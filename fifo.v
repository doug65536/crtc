==> flow/design.v <==
module fifo(
	clk,
	reset,
	wr_en,
	rd_en,
	wr_data,
	rd_data, 
	not_full,
	not_empty,
	error
);
parameter DATA_WIDTH = 32;
parameter ADDR_WIDTH = 4;
localparam FIFO_SIZE = {1'b1, {(ADDR_WIDTH){1'b0}}};
input clk;
input reset;
input wr_en;
input rd_en;
input [DATA_WIDTH-1:0] wr_data;
output [DATA_WIDTH-1:0] rd_data;
output not_full;
output not_empty;
output error;
reg [DATA_WIDTH-1:0] queue[0:FIFO_SIZE-1];
reg [ADDR_WIDTH-1:0] rd_index;
reg [ADDR_WIDTH-1:0] wr_index;
reg [ADDR_WIDTH:0] count;
wire [ADDR_WIDTH-1:0] next_rd_index = rd_index + 1'b1;
wire [ADDR_WIDTH-1:0] next_wr_index = wr_index + 1'b1;
wire [ADDR_WIDTH:0] increase_count = count + 1'b1;
wire [ADDR_WIDTH:0] decrease_count = count - 1'b1;
assign not_full = ~count[ADDR_WIDTH];
assign not_empty = |count;
assign rd_data = queue[rd_index];
always @(posedge clk or posedge reset)
begin
	if (reset)
	begin
		wr_index <= 1'b0;
		rd_index <= 1'b0;
		count <= 1'b0;
	end
	else if (rd_en & wr_en)
	begin
		queue[wr_index] <= wr_data;
		rd_index <= next_rd_index;
		wr_index <= next_wr_index;
	end
	else if (wr_en)
	begin
		queue[wr_index] <= wr_data;
		wr_index <= next_wr_index;
		count <= increase_count;
	end
	else if (rd_en)
	begin
		rd_index <= next_rd_index;
		count <= decrease_count;
	end
end
endmodule
### Step by step through the tools: fifo

What the tools print for fifo, step after step.
Lines are those of the file above, counted from 1.
Cell names lack the library's common part.
The mark -- stands for no value.

* top: fifo
* clock input: clk
* standard-cell library: sky130hd
* timing corner: tt_025C_1v80

### Elaborated design

Counts by Yosys on the flattened word-level netlist (proc, flatten, opt, wreduce). Print and check cells are left out. Cells with the same type and inputs are merged into one.

* bits in registers: 525
* bits in latches: 0
* RAM bits: 0
* output and inout bits: 35
* cells after elaboration: 123
* input port bits: 36
* memory cells: 0
* ROM bits: 0
* clocked read ports x word width: 0

* $mul: 0
* shifts and indexed selects: 0
* $add $sub $neg: 4
* divide/modulo/power cells: 0
* multiplexer cells: 56
* equality and inequality tests: 31
* $lt $le $gt $ge: 0
* bitwise operators: 4
* reductions and logical operators: 9

Operators with widths (count)
* 2-to-1 mux 32 bit: 48
* case mux 32 bit (select 16 bit): 1
* == test 4 bit (second input constant): 16
* == test 4 x 3 -> 1 bit (second input constant): 8
* 2-to-1 mux 4 bit: 5
* == test 4 x 2 -> 1 bit (second input constant): 4
* 2-to-1 mux 5 bit: 2
* adder 4 x 1 -> 4 bit (second input constant): 2
* == test 4 x 1 -> 1 bit (second input constant): 2
* zero test 4 bit: 2
* AND reduction 2 bit: 3
* nonzero test 2 bit: 3
* adder 5 x 1 -> 5 bit (second input constant): 1
* subtractor 5 x 1 -> 5 bit (second input constant): 1
* OR reduction 5 bit: 1
* NOT 1 bit: 3
* inequality test 2 x 1 -> 1 bit (second input constant): 1
* bitwise AND 1 bit: 1

### Logic depth

Yosys ltp: most cells in a row. Word level: on the elaborated netlist, between registers, memories and ports. Mapped: between sequential cells and ports; inverters and the memories' decode and read muxes count.

* word-level depth: 4
* ABC_AREA: 0
* mapped depth: 9
* gate-level depth less buffers: 6

### Mapped cells and area

Source: synth_stat.txt of the flow (Yosys; design flattened, memories mapped). It holds for the ABC_AREA given above (unset counts as 0); a run with the other value may have another netlist.
The area totals of this step are shown rounded.

* chip area (Yosys): 20200 um2
* cells in the netlist: 1139
* sequential part of the area: 15700 um2
* mapped flip-flops: 525
* buffers: 90

Cell types
* edfxtp_1: count 512, total area 1.54E+04 um2
* mux4_2: count 21, total area 472.954 um2
* a222oi_1: count 42, total area 420.403 um2
* a22oi_1: count 45, total area 337.824 um2
* dfrtp_1: count 13, total area 325.312 um2
* nand2_1: count 76, total area 285.274 um2
* a32oi_1: count 31, total area 271.51 um2
* a31oi_1: count 43, total area 269.008 um2
* buf_2: count 48, total area 240.23 um2
* a311oi_1: count 21, total area 183.926 um2
* a22o_1: count 20, total area 175.168 um2
* ha_1: count 13, total area 162.656 um2
* nor2_1: count 42, total area 157.651 um2
* o21a_1: count 21, total area 157.651 um2
* a21oi_1: count 25, total area 125.12 um2
* mux2i_1: count 12, total area 120.115 um2
* a221oi_1: count 13, total area 113.859 um2
* buf_6: count 10, total area 112.608 um2

Other cell types: 31; their cells: 131.

### Timing after synthesis

Source: OpenSTA report_checks on the synthesized netlist (no wires, ideal clock, input and output delay 20% of the period each), path of least setup slack; recovery checks are left aside. Register names are those of the netlist, which keeps one name where synthesis merged equal registers.

* path type: input-to-reg
* start point: input port wr_en
* end point: register queue[1][0]
* path delay: 3219 ps
* input delay: 1424 ps
* library setup time: 461 ps
* data arrival time: 4182 ps
* path buffers: 0
* stages: 5
* period: 7120 ps
* launch time at the first pin: 1424 ps
* setup slack: 2477 ps
* data required time: 6659 ps
* synthesis period reached: 4643 ps

"path delay" = arrival - input delay + setup time.
"stages" counts driving pins, that of a launching flip-flop among them; a cell with two outputs on the path counts twice.
"synthesis period reached" = period - worst setup slack (recovery checks aside). The figure is calculated, with input and output delays left at 20% of the set period.
The rows between start and end are the longest chain of elaborated cells between them; the timing report does not say that the signal goes this way. Where chains are equally long, one stands for them.
A line is the first line of the expression or statement that the cell stems from. Yosys adds cells for indexed reads and writes and turns some case tables into memories.
The path ends at the enable pin of a flip-flop; only ways to that pin are counted.

* cells stage by stage: ha_1 -> nor2_1 -> nor2_1 -> nand2_1 -> nor3_1
* cells in the longest elaborated chain: 3
* elaborated cells between the ends (all ways): 3
* source lines of those cells: 1
* those cells by class: logic (1); reduce/logical (2)

Ends and longest elaborated chain, after synthesis
* from (decl): line 17 `input wr_en;`
* bitwise AND 1 bit: line 43 `else if (rd_en & wr_en)`
* nonzero test 2 bit
* AND reduction 2 bit
* to (assign): line 45 `queue[wr_index] <= wr_data;`
* to (assign): line 51 `queue[wr_index] <= wr_data;`
* to (decl): line 24 `reg [DATA_WIDTH-1:0] queue[0:FIFO_SIZE-1];`

### Timing after layout

Path of least setup slack in the final report of run 1 (OpenROAD, finished layout, wires in). Where an end is a register, its clock arrival counts in the times.
The path's times are printed in steps of 10 ps; the period is the one set.

* path type: reg-to-output
* start point: register rd_index[0]
* end point: output port rd_data[13]
* launch time at the first pin: 580 ps
* data arrival time: 3730 ps
* data required time: 3920 ps
* period: 4900 ps
* path buffers: 2
* stages: 8
* setup slack: 190 ps
* output delay: 980 ps

The rows between start and end are the longest chain of elaborated cells between them; the timing report does not say that the signal goes this way. Where chains are equally long, one stands for them.
At most two assigning lines are given for a register; there are more.

* cells stage by stage: dfrtp_1 -> inv_1 -> ha_4 -> buf_4 -> a222oi_1 -> mux4_2 -> a31oi_1 -> clkdlybuf4s50_1
* cells in the longest elaborated chain: 2
* elaborated cells between the ends (all ways): 17
* source lines of those cells: 1
* those cells by class: eq/ne (15); mux (1); reduce/logical (1)

Ends and longest elaborated chain, after layout
* from (decl): line 25 `reg [ADDR_WIDTH-1:0] rd_index;`
* from (assign): line 46 `rd_index <= next_rd_index;`
* from (assign): line 57 `rd_index <= next_rd_index;`
* == test 4 bit: line 34 `assign rd_data = queue[rd_index];`
* case mux 32 bit (select 16 bit): line 34
* to (decl): line 20 `output [DATA_WIDTH-1:0] rd_data;`

Nets of the timed path that keep an RTL name, with a line that drives or declares them; the list need not be complete.

Nets with RTL names, path after layout
* next_rd_index[0]: line 28 `wire [ADDR_WIDTH-1:0] next_rd_index = rd_index + 1'b1;`

Below are 2 stored runs of the flow (Yosys, OpenROAD; platform sky130hd) on fifo, each with its settings and what was measured, unordered. Constraints: input delay and output delay 20% of the set period each, output load 0.01 pF.
"period reached" is the run's clock period less its worst setup slack. It is reckoned from that one timing run; input and output delays stay at 20% of the period that was set.
By "power" is meant OpenSTA's value without simulated activity: inputs other than the clock are taken to toggle once in ten clock periods, and the tool carries that through the logic.
The measured numbers are rounded.

### Run 1

Settings: `period_ns=4.9`, `CORE_UTILIZATION=38`, `CAP_MARGIN=20`, `CORE_MARGIN=2`, `SLEW_MARGIN=20`

- Period reached: 4711 ps
- Power: 14.3 mW
- Standard-cell area of the final layout: 23500 um2
- Setup slack of the critical path: 189 ps
- Die outline area: 55100 um2
- Synthesized cell area: 20200 um2
- Final setup TNS: 0 ps
- Final worst hold slack: 533 ps

### Run 2

Settings: `period_ns=6.14`, `CORE_UTILIZATION=69`, `SETUP_SLACK_MARGIN=1.0`, `PLACE_DENSITY_LB_ADDON=0.28`, `CELL_PAD_IN_SITES_DETAIL_PLACEMENT=0`, `ABC_AREA=1`, `GPL_TIMING_DRIVEN=1`, `GPL_ROUTABILITY_DRIVEN=0`, `CTS_CLUSTER_SIZE=100`, `CTS_CLUSTER_DIAMETER=217`, `SLEW_MARGIN=25`, `MAX_ROUTING_LAYER=met5`, `CAP_MARGIN=20`, `CORE_MARGIN=2`

- Period reached: 5005 ps
- Setup slack of the critical path: 1140 ps
- Standard-cell area of the final layout: 23300 um2
- Final setup TNS: 0 ps
- Power: 10.1 mW
- Synthesized cell area: 21600 um2
- Final worst hold slack: 541 ps
- Die outline area: 32800 um2
